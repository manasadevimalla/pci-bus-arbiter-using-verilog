==> flow/design.v <==
`timescale 1ns / 1ps
module pci_arbiter(clk, reset_n, REQ0, REQ1, REQ2, REQ3,
 GNT0, GNT1, GNT2, GNT3 ) ; 
input clk ,reset_n ,REQ0 ,REQ1 ,REQ2, REQ3 ; 
output GNT0 , GNT1 ,GNT2 ,GNT3 ; 
reg GNT0 ;  
reg GNT1 ; 
reg GNT2 ; 
reg GNT3 ; 
reg [2:0]arbiter_state ;  
always @ (posedge clk or negedge reset_n) 
begin 
    if (reset_n == 0) 
         begin  
            GNT0 <= 0 ; 
            GNT1 <= 0 ; 
            GNT2 <= 0 ; 
            GNT3 <= 0 ; 
            arbiter_state <= 0 ;  
        end 
   else 
         case (arbiter_state) 
         0:    begin  
                  GNT0 <= 0 ; 
                  GNT1 <= 0 ; 
                  GNT2 <= 0 ; 
                  GNT3 <= 0 ; 
                 if (REQ0 == 1)       
                    arbiter_state <= 1 ;  
                 else if (REQ1 == 1) 
                    arbiter_state <= 2 ;  
                 else if (REQ2 == 1) 
                    arbiter_state <= 3 ;  
                 else if (REQ3 == 1) 
                    arbiter_state <= 4 ;   
                 else 
                    arbiter_state <= 0 ; 
                 end 
        1:    begin  
                GNT0 <= 1 ; 
                GNT1 <= 0 ; 
                GNT2 <= 0 ; 
                GNT3 <= 0 ; 
                if (REQ0 == 1)  
                  arbiter_state <= 1 ;  
                else if (REQ1 == 1) 
                   arbiter_state <= 2 ;   
                 else if (REQ2 == 1) 
                     arbiter_state <= 3 ;  
                else if (REQ3 == 1) 
                    arbiter_state <= 4 ;  
                else 
                     arbiter_state <= 1 ; 
              end 
         2:    begin  
                  GNT0 <= 0 ; 
                  GNT1 <= 1 ; 
                  GNT2 <= 0 ; 
                  GNT3 <= 0 ; 
                 if (REQ1 == 1)  
                      arbiter_state <= 2 ;    
                 else if (REQ2 == 1) 
                        arbiter_state <= 3 ;   
                 else if (REQ3 == 1) 
                    arbiter_state <= 4 ;  
                else 
                    arbiter_state <= 1 ; 
                end 
         3:     begin  
                     GNT0 <= 0 ; 
                     GNT1 <= 0 ; 
                     GNT2 <= 1 ; 
                     GNT3 <= 0 ; 
                     if (REQ2 == 1)   
                        arbiter_state <= 3 ;  
                     else if (REQ0 == 1) 
                        arbiter_state <= 1 ;  
                     else if (REQ1 == 1) 
                        arbiter_state <= 2 ;  
                     else if (REQ3 == 1) 
                        arbiter_state <= 4 ;  
                     else 
                        arbiter_state <= 1 ; 
                 end 
        4:      begin  
                GNT0 <= 0 ; 
                GNT1 <= 0 ; 
                GNT2 <= 0 ; 
                GNT3 <= 1 ; 
                if (REQ3 == 1)  
                    arbiter_state <= 4 ;  
                else 
                    arbiter_state <= 1 ; 
                end 
       default: arbiter_state <= 0 ;   
   endcase 
   end 
   endmodule 
== Tool chain data of pci_arbiter ==
The steps from the RTL of pci_arbiter to its reports follow in flow order.
Line numbers count from 1 in the design file above.
Operators: Yosys type, input widths -> output width; for muxes data width and select width s.
Library cell names are shortened.
The mark n/a stands for no value.
Inputs
  design top: pci_arbiter
  clock port: clk
  cell library: sky130hd
  library corner: tt_025C_1v80

== Elaborated design ==
Yosys after proc, flatten, opt, wreduce and memory -nomap, before mapping. Memory bits, and registers merged into a memory's read port (data or address), are not among the register bits. Print and check cells are not counted. Equal cells are merged and count once.
Cells by class
  muxes and demuxes: 16
  reduce/logical cells: 9
  equal/unequal tests: 4
Operators with widths (count)
  $mux 3: 11
  $reduce_or 4->1: 4
  $pmux 3 s5: 1
  $reduce_bool 2->1: 4
  $pmux 1 s2: 4
  $eq 3x2->1 const B: 2
  $eq 3x1->1 const B: 1
  $eq 3x3->1 const B: 1
  $logic_not 3->1: 1
Word-level totals
  cells after elaboration: 34
  output and inout port bits: 4
  bits in registers: 7
  bits of input ports: 6

== Logic depth ==
Longest topological path by Yosys (ltp), each cell counted once; first at word level (registers and memories cut), then after technology mapping (sequential cells cut; the memories' decode and read muxes count).
Depth
  depth after elaboration: 5
  ABC_AREA: 0
  mapped depth: 3
  mapped depth without buffers: 3

== After synthesis ==
The flow's flattened synthesis, as Yosys stat reports it; memories are mapped. The netlist is that of the ABC_AREA named above (0 if unset); the other value can give another one.
The area totals of this step are shown rounded.
Cells by type (count)
  dfrtp_1: 8
  nor4b_2: 2
  o21a_1: 4
  dfstp_2: 1
  a21oi_1: 3
  nor2_1: 4
  nor4_2: 1
  a21bo_1: 1
  a31o_1: 1
  a21boi_1: 1
  o211ai_1: 1
  o21bai_1: 1
  and2_1: 1
  nand2b_1: 1
  nor2_2: 1
  nor4_1: 1
  o21ai_1: 1
  inv_1: 1
Mapped netlist
  mapped area: 400 um2
  mapped cells: 34
  mapped flip-flops: 9

== Path before layout ==
Path of least setup slack by OpenSTA after synthesis, without wires, with an ideal clock, recovery checks aside; 20% of the period is set as input and as output delay. Where synthesis merged equal registers, the netlist keeps one of their names.
Timing path after synthesis
  path type: register -> register
  start: register arbiter_state
  end: register arbiter_state
  data required time: 1555 ps
  stages: 4
  setup slack: 700 ps
  library setup time: 65 ps
  path delay: 920 ps
  clock period: 1620 ps
  time at the first pin: 0 ps
  arrival time: 855 ps
  synthesis period reached: 920 ps
"path delay" is the arrival time less input delay plus setup time.
"stages" counts driving pins, that of a launching flip-flop among them; a cell with two outputs on the path counts twice.
"synthesis period reached" = period - worst setup slack (recovery checks aside). The figure is calculated, with input and output delays left at 20% of the set period.
Where an end lacks its bit number, it is one bit of the signal, or one of the new flip-flops if synthesis recoded a state register.
A register here has more assigning lines than the two given.
On the way, after synthesis
  cell sequence: dfstp_2 o21bai_1 a21oi_1 o21a_1
RTL lines, path after synthesis
  start: declaration: RTL line 10  | reg [2:0]arbiter_state ;
  start: assignment: RTL line 19  | arbiter_state <= 0 ;
  start: assignment: RTL line 29  | arbiter_state <= 1 ;
  end: assignment: RTL line 19
  end: assignment: RTL line 29
  end: declaration: RTL line 10
No chain of elaborated cells between the ends is given.

== Path in the finished layout ==
From the final timing report of record 1: the path of least setup slack in the routed layout; clock arrival at registers is part of the times.
The path's times are printed in steps of 10 ps; the period is the one set.
Timing path post-layout
  path type: register -> register
  start: register arbiter_state
  end: register arbiter_state
  setup slack: -180 ps
  arrival time: 1190 ps
  library setup time: 60 ps
  stages: 4
  clock period: 816 ps
  data required time: 1010 ps
  time at the first pin: 260 ps
Where an end lacks its bit number, it is one bit of the signal, or one of the new flip-flops if synthesis recoded a state register.
A register here has more assigning lines than the two given.
On the way, post-layout
  cell sequence: dfstp_2 o21bai_1 a21oi_1 o21a_1
RTL lines, path post-layout
  start: declaration: RTL line 10  | reg [2:0]arbiter_state ;
  start: assignment: RTL line 19  | arbiter_state <= 0 ;
  start: assignment: RTL line 29  | arbiter_state <= 1 ;
  end: assignment: RTL line 19
  end: assignment: RTL line 29
  end: declaration: RTL line 10
No chain of elaborated cells between the ends is given.

Data sheet: physical implementation of pci_arbiter

Flow measurements of pci_arbiter on sky130hd: 2 stored runs with different settings, listed in no order. Input and output delays are each 20% of the period that was set; the output load is 0.01 pF.
By "period reached" is meant the clock period of the run minus its worst setup slack. This is arithmetic on one report: input and output delays are still those of the set period (20% each).
By "critical path time" is meant the share of the clock period that the worst setup path is allowed (20% is reserved at inputs, 20% at outputs), minus its slack. Clock arrival times at its registers enter into it.
"total power after layout" rests on the timing tool's default activity at the inputs, not on a simulated workload.
"critical path time" is known to 10 ps.
The measured numbers are rounded.

==> record 1: settings <==
{ "period_ns": 0.816, "CORE_UTILIZATION": 27, "SETUP_SLACK_MARGIN": 0.13, "PLACE_DENSITY_LB_ADDON": 0.18, "CELL_PAD_IN_SITES_DETAIL_PLACEMENT": 0, "ABC_AREA": 0, "GPL_ROUTABILITY_DRIVEN": 1, "SLEW_MARGIN": 30, "MIN_ROUTING_LAYER": "met1", "CAP_MARGIN": 20, "CORE_MARGIN": 2 }
==> record 1: results <==
total die area: 1800 um2
lowest setup slack: -180 ps
total power after layout: 1400 µW
std-cell area (final layout): 630 um2
area of the synthesized netlist: 400 um2
critical path time: 990 ps
critical path type: register -> register
utilization after routing: 0.47
period reached: 995 ps

==> record 2: settings <==
{ "period_ns": 1.02, "CORE_UTILIZATION": 26, "PLACE_DENSITY_LB_ADDON": 0.18, "CORE_ASPECT_RATIO": 0.55, "CELL_PAD_IN_SITES_GLOBAL_PLACEMENT": 3, "ABC_AREA": 0, "CTS_CLUSTER_SIZE": 62, "CAP_MARGIN": 5, "CORE_MARGIN": 2, "SLEW_MARGIN": 20 }
==> record 2: results <==
no results, floorplanning failed with PDN-0185
